==> flow/design.v <==
`timescale 1ns / 1ps
module Count_Div4_ShiftReg(clk, rst_n, cnt, sftreg, ld, sw);
    input clk, rst_n, ld;
    input [3:0] sw;
    output [5:0] sftreg;
    output [3:0] cnt;
    wire rst = ~rst_n;
    reg [3:0] cnt;
    always @(posedge clk) begin
        if (rst) cnt <= 4'b0;
        else if (ld) cnt <= sw;
        else cnt <= cnt + 4'b1;
    end
    reg [1:0]div4_cnt;
    wire d4_stb = (div4_cnt[1:0] == 2'b11);
    always @(posedge clk) begin
        if (rst) div4_cnt <= 2'b0;
        else div4_cnt <= (div4_cnt + 1'b1);
    end
    reg [5:0]sftreg;
    initial sftreg = 6'b000001;
    always @(posedge clk) begin
        if (rst)
            sftreg <= 6'b000001;
        else if (d4_stb) begin
            if (sftreg[5]) sftreg = 6'b000001;
            else sftreg <= {sftreg[4:0], 1'b0};
        end
    end
endmodule
# From RTL to reports: Count_Div4_ShiftReg
# Tool output for the design above, in the order of the flow.
# Lines are those of the file above, counted from 1.
# A cell with -- has no value.
# inputs
top	Count_Div4_ShiftReg
clock	clk
cell_library	sky130hd
lib_corner	tt_025C_1v80

# Word level
# Source: Yosys, flattened and elaborated, memories not mapped. Widths are those after wreduce; folded enables and synchronous resets count as part of the registers. Registers that Yosys merges into a memory's read port (data or address) are not register bits. Print and check cells do not count. Equal cells are merged and count once.
# classes
add_sub_neg	2
eq_ne	1
mux	2
# ops
cell	n
2-to-1 mux 6 bit	1
adder 4 x 1 -> 4 bit (second input constant)	1
2-to-1 mux 4 bit	1
adder 2 x 1 -> 2 bit (second input constant)	1
== test 2 bit (second input constant)	1
# word_totals
register_bits	12
inputBits	7
output_inout_bits	10
word_cells	8

# Logic depth
# Yosys ltp: most cells in a row. Word level: on the elaborated netlist, between registers, memories and ports. Mapped: between sequential cells and ports; inverters and the memories' decode and read muxes count.
# depth
word_depth	2
ABC_AREA	0
depth_mapped	4
mapped_depth_nobuf	3

# Netlist
# Source: synth_stat.txt of the flow (Yosys; design flattened, memories mapped). It holds for the ABC_AREA given above (unset counts as 0); a run with the other value may have another netlist.
# The area totals of this step are shown rounded.
# by_type
type	n	area_total_um2
sky130_fd_sc_hd__dfxtp_1	12	240.23
sky130_fd_sc_hd__nand2b_1	8	50.048
sky130_fd_sc_hd__nand3b_1	5	37.536
sky130_fd_sc_hd__a21boi_0	4	30.029
sky130_fd_sc_hd__ha_1	2	25.024
sky130_fd_sc_hd__mux2i_1	2	20.019
sky130_fd_sc_hd__a21boi_1	2	15.014
sky130_fd_sc_hd__nor2b_1	2	12.512
sky130_fd_sc_hd__buf_6	1	11.261
sky130_fd_sc_hd__o2111a_1	1	11.261
sky130_fd_sc_hd__a311o_1	1	10.01
sky130_fd_sc_hd__o211a_1	1	10.01
sky130_fd_sc_hd__xor2_1	1	8.758
sky130_fd_sc_hd__nand2_1	2	7.507
sky130_fd_sc_hd__and2_1	1	6.256
sky130_fd_sc_hd__or2_1	1	6.256
sky130_fd_sc_hd__clkbuf_2	1	5.005
sky130_fd_sc_hd__nand3_1	1	5.005
# mapped
mapped_cells	48
area_um2	512
seq_area_um2	240
flip_flops	12
buffers	2

# Timing after synthesis
# Path of least setup slack by OpenSTA after synthesis, without wires, with an ideal clock, recovery checks aside; 20% of the period is set as input and as output delay. Where synthesis merged equal registers, the netlist keeps one of their names.
# synth_path
kind	register to register
startpoint	register cnt[0]
endpoint	register cnt[2]
tclk_ns	1.15
setup_time_ns	0.116
launch_ns	0.000
arrival_ns	0.902
t_required_ns	1.034
setup_slack_ns	0.131
delay_ns	1.018
driving_pins	4
n_path_buf	0
period_less_setup_slack_ns	1.019
# "delay_ns" is the arrival time less input delay plus setup time.
# "driving_pins" counts driving pins, that of a launching flip-flop among them; a cell with two outputs on the path counts twice.
# "period_less_setup_slack_ns" = period - worst setup slack (recovery checks aside). The figure is calculated, with input and output delays left at 20% of the set period.
# Between the ends stands the longest chain of elaborated cells between them, by number of cells; it is not shown to be the way that was timed. Of several equally long chains one is given.
# Each line given opens the expression or statement behind the cell; cells for indexed reads and writes are added by Yosys, which also makes memories of some case tables.
# A register here has more assigning lines than the two given.
# synth_via
path_cell_list	sky130_fd_sc_hd__dfxtp_1 sky130_fd_sc_hd__ha_1 sky130_fd_sc_hd__xor2_1 sky130_fd_sc_hd__o211a_1
elab_chain_len	2
cells_between	2
lines_between	2
cone_classes	add/sub (1); mux (1)
# synth_rtl
item	line	text
start, declared	6	output [3:0] cnt;
start, assigned	11	else if (ld) cnt <= sw;
start, assigned	12	else cnt <= cnt + 4'b1;
adder 4 x 1 -> 4 bit	12
2-to-1 mux 4 bit	11
end, assigned	11
end, assigned	12
end, declared	6

# Design Count_Div4_ShiftReg on sky130hd. What follows are 2 stored runs of the flow, each under its own settings; their order means nothing. The constraints put input and output delay at 20% of the set period each and load the outputs with 0.01 pF.
# Among the settings, -- means not set for that run.
stored run	period_ns	CORE_UTILIZATION	PLACE_DENSITY_LB_ADDON	CORE_ASPECT_RATIO	GPL_ROUTABILITY_DRIVEN	CTS_CLUSTER_DIAMETER	CAP_MARGIN	MAX_ROUTING_LAYER	CORE_MARGIN	SLEW_MARGIN	CELL_PAD_IN_SITES_DETAIL_PLACEMENT	TNS_END_PERCENT	ABC_AREA
run 1	1.24	54	0.27	0.61	0	273	30	met4	2	20	--	--	--
run 2	0.845	49	0.12	0.84	--	--	5	--	2	20	1	90	0
# Run 1: no final report: floorplanning broke off with PDN-0185
# Run 2: no final report: floorplanning broke off with PDN-0185
